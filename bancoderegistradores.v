==> flow/design.v <==
module BancodeRegistradores(Clock, Reg1, Reg2, RegEscrita, RegWrite, 
	Dado1, Dado2, EscreveDado, DadoNoRegDeEscrita, FP);
	input wire Clock, RegWrite;
	input wire [4:0] Reg1, Reg2; 
	input wire [4:0] RegEscrita;
	input wire [31:0] EscreveDado;
	output wire [31:0] Dado1, Dado2, DadoNoRegDeEscrita, FP;
	reg [31:0] Registradores [31:0];
	integer primeiro = 1;
	always @(posedge Clock) begin
		if(primeiro == 1) begin
			Registradores[31] <= 32'd0;  
			Registradores[1] <= 32'd102;
			Registradores[2] <= 32'd54;
			Registradores[3] <= 32'd4;
			Registradores[4] <= 32'd10;
			primeiro <= 2;
		end
		if ((RegWrite == 1) && (RegEscrita != 5'd31)) begin
			Registradores[RegEscrita] <= EscreveDado;
		end
	end
	assign DadoNoRegDeEscrita = Registradores[RegEscrita];	
	assign Dado1 = Registradores[Reg1];
	assign Dado2 = Registradores[Reg2];	
	assign FP = Registradores[5'd29];
endmodule 
## Reports on BancodeRegistradores

The steps from the RTL of BancodeRegistradores to its reports follow in flow order.
Line numbers count from 1 in the design file above.
Cell names lack the library's common part.
A cell with n/a has no value.

| set-up | value |
|---|---|
| top | BancodeRegistradores |
| clock port | Clock |
| library | sky130hd |
| timing corner | tt_025C_1v80 |

## Word level

Source: Yosys, flattened and elaborated, memories not mapped. Widths are those after wreduce; folded enables and synchronous resets count as part of the registers. Registers that Yosys merges into a memory's read port (data or address) are not register bits. Print and check cells do not count. Equal cells are merged and count once.
Memory sizes are those after Yosys's memory passes, which may raise the word count (mostly to a power of two), join words into wider ones and drop unused or constant bits.

| operators by class | value |
|---|---|
| equal/unequal tests | 2 |
| muxes and demuxes | 4 |
| reduce/logical cells | 1 |

Operators by type and width:

| operator | number |
|---|---|
| 32-bit two-way mux | 1 |
| 5-bit != test with constant B | 1 |
| 5-bit two-way mux | 1 |
| 2-bit equality test with constant B | 1 |
| 1-bit two-way mux | 2 |
| 1-bit logical AND | 1 |

| bit counts | value |
|---|---|
| register bits | 2 |
| bits in writable memories | 1024 |
| memory cells | 1 |
| input bits | 49 |
| output and inout bits | 128 |
| elaborated cells | 9 |

Memories:

| memory | depth | width | line | text |
|---|---|---|---|---|
| Registradores | 32 | 32 | 8 | `reg [31:0] Registradores [31:0];` |

## Depth

Yosys ltp: most cells in a row. Word level: on the elaborated netlist, between registers, memories and ports. Mapped: between sequential cells and ports; inverters and the memories' decode and read muxes count.

| logic depth | value |
|---|---|
| word-level depth | 3 |
| ABC_AREA | 0 |
| mapped depth | 8 |
| mapped depth without buffers | 5 |

## Netlist

The flow's flattened synthesis, as Yosys stat reports it; memories are mapped. The netlist is that of the ABC_AREA named above (0 if unset); the other value can give another one.
Totals and module areas in this step are rounded.

Cells by type:

| type | number | total area (um^2) |
|---|---|---|
| edfxtp_1 | 1026 | 3.08E+04 |
| mux2i_1 | 1024 | 1.02E+04 |
| mux4_2 | 256 | 5765.53 |
| a22oi_1 | 320 | 2.4E+03 |
| a22o_1 | 128 | 1.12E+03 |
| nand3_1 | 193 | 965.926 |
| a21oi_1 | 192 | 960.922 |
| and2_1 | 120 | 750.72 |
| nand2_1 | 197 | 739.459 |
| clkbuf_1 | 151 | 566.794 |
| buf_2 | 111 | 555.533 |
| buf_4 | 57 | 427.91 |
| a31oi_1 | 64 | 400.384 |
| nor3_1 | 65 | 325.312 |
| nand4_1 | 32 | 200.192 |
| buf_1 | 35 | 131.376 |
| nor2_1 | 34 | 127.622 |
| or3_1 | 12 | 75.072 |

Not listed: further types 15, cells in them 36.

| synthesis totals | value |
|---|---|
| mapped cells | 4053 |
| mapped area | 56800 um^2 |
| sequential part of the area | 30800 um^2 |
| flip-flops | 1026 |
| buffers | 356 |

## Path before layout

Source: OpenSTA report_checks on the synthesized netlist (no wires, ideal clock, input and output delay 20% of the period each), path of least setup slack; recovery checks are left aside. Register names are those of the netlist, which keeps one name where synthesis merged equal registers.

| path after synthesis | value |
|---|---|
| kind | input to register |
| start point | input RegEscrita[0] |
| end point | memory Registradores[4][0] |
| clock period | 4860 ps |
| external input delay | 972 ps |
| library setup time | 466 ps |
| launch time at the first pin | 972 ps |
| data arrival time | 4144 ps |
| required time | 4394 ps |
| path slack | 250 ps |
| path delay | 3638 ps |
| stages on the path | 5 |
| buffers on the path | 3 |
| synthesis period reached | 4610 ps |

"path delay" = arrival - input delay + setup time.
"stages on the path" counts driving pins, that of a launching flip-flop among them; a cell with two outputs on the path counts twice.
"synthesis period reached" is the clock period less the worst setup slack; recovery checks do not enter. This is arithmetic on one report: input and output delays are still those of the set period (20% each).
Between the ends stands the longest chain of elaborated cells between them, by number of cells; it is not shown to be the way that was timed. Of several equally long chains one is given.
A line is the first line of the expression or statement that the cell stems from. Yosys adds cells for indexed reads and writes and turns some case tables into memories.
Only ways into the end's enable, where the timed path ends, are counted here.

| on the way, after synthesis | value |
|---|---|
| cell sequence | buf_6 buf_4 or3b_1 clkbuf_1 o21ai_0 |
| length of the longest elaborated chain | 3 |
| elaborated cells between the ends (all ways) | 4 |
| source lines of those cells | 1 |
| those cells by class | eq/ne: 1; mux: 2; reduce/logical: 1 |

RTL lines, path after synthesis:

| what | line | text |
|---|---|---|
| start: declaration | 5 | `input wire [4:0] RegEscrita;` |
| 5-bit != test | 19 | `if ((RegWrite == 1) && (RegEscrita != 5'd31)) begin` |
| 1-bit logical AND | 19 |  |
| 5-bit two-way mux | 19 |  |
| end: declaration | 8 | `reg [31:0] Registradores [31:0];` |

## Worst path after layout

Path of least setup slack in the final report of flow run A (OpenROAD, finished layout, wires in). Where an end is a register, its clock arrival counts in the times.
The path's times are printed in steps of 10 ps; the period is the one set.

| path post-layout | value |
|---|---|
| kind | input to output |
| start point | input RegEscrita[2] |
| end point | output DadoNoRegDeEscrita[27] |
| clock period | 9910 ps |
| external input delay | 1980 ps |
| external output delay | 1980 ps |
| launch time at the first pin | 1980 ps |
| data arrival time | 5550 ps |
| required time | 7930 ps |
| path slack | 2370 ps |
| stages on the path | 7 |
| buffers on the path | 3 |

Between the ends stands the longest chain of elaborated cells between them, by number of cells; it is not shown to be the way that was timed. Of several equally long chains one is given.
The chain passes a memory read, where the word-level depth is cut; so it can be longer than that depth.

| on the way, post-layout | value |
|---|---|
| cell sequence | clkdlybuf4s50_1 nand2_1 nor2_4 buf_4 a22oi_1 nand4_1 clkdlybuf4s50_1 |
| length of the longest elaborated chain | 1 |
| elaborated cells between the ends (all ways) | 1 |
| source lines of those cells | 1 |
| those cells by class | memory: 1 |

RTL lines, path post-layout:

| what | line | text |
|---|---|---|
| start: declaration | 5 | `input wire [4:0] RegEscrita;` |
| memory read 32 x 32 bit | 8 | `reg [31:0] Registradores [31:0];` |
| end: declaration | 7 | `output wire [31:0] Dado1, Dado2, DadoNoRegDeEscrita, FP;` |

==> runs of BancodeRegistradores <==
Top module BancodeRegistradores; platform sky130hd; tools Yosys and OpenROAD; 2 stored runs in no particular order. Input and output delays are each 20% of the period that was set; the output load is 0.01 pF.
By "reached clock period" is meant the clock period of the run minus its worst setup slack. This is arithmetic on one report: input and output delays are still those of the set period (20% each).
By "time on the worst setup path" is meant the share of the clock period that the worst setup path is allowed (20% is reserved at inputs, 20% at outputs), minus its slack. Clock arrival times at its registers enter into it.
"total design power" rests on the timing tool's default activity at the inputs, not on a simulated workload.
"time on the worst setup path" is given in steps of 10 ps.
The measured numbers are rounded.

#### Flow run A

| setting | value |
|---|---|
| period_ns | `9.91` |
| CAP_MARGIN | `20` |
| CORE_MARGIN | `2` |
| CORE_UTILIZATION | `40` |
| SLEW_MARGIN | `20` |

| result | value |
|---|---|
| die outline area | 145000 um^2 |
| standard-cell area after routing | 64300 um^2 |
| total design power | 10300 µW |
| reached clock period | 7536 ps |
| total negative slack | 0 ps |
| worst setup slack after layout | 2370 ps |
| post-synthesis cell area | 56800 um^2 |
| time on the worst setup path | 3570 ps |
| worst setup path type | input to output |

#### Flow run B

| setting | value |
|---|---|
| period_ns | `5.89` |
| CORE_UTILIZATION | `21` |
| SETUP_SLACK_MARGIN | `1.07` |
| PLACE_DENSITY_LB_ADDON | `0.12` |
| HOLD_SLACK_MARGIN | `0.16` |
| CORE_ASPECT_RATIO | `1.57` |
| CELL_PAD_IN_SITES_DETAIL_PLACEMENT | `1` |
| CAP_MARGIN | `5` |
| CORE_MARGIN | `2` |
| SLEW_MARGIN | `20` |

| result | value |
|---|---|
| die outline area | 275000 um^2 |
| standard-cell area after routing | 69600 um^2 |
| total design power | 18200 µW |
| reached clock period | 4820 ps |
| total negative slack | 0 ps |
| worst setup slack after layout | 1070 ps |
| post-synthesis cell area | 56800 um^2 |
| time on the worst setup path | 2460 ps |
| worst setup path type | input to output |
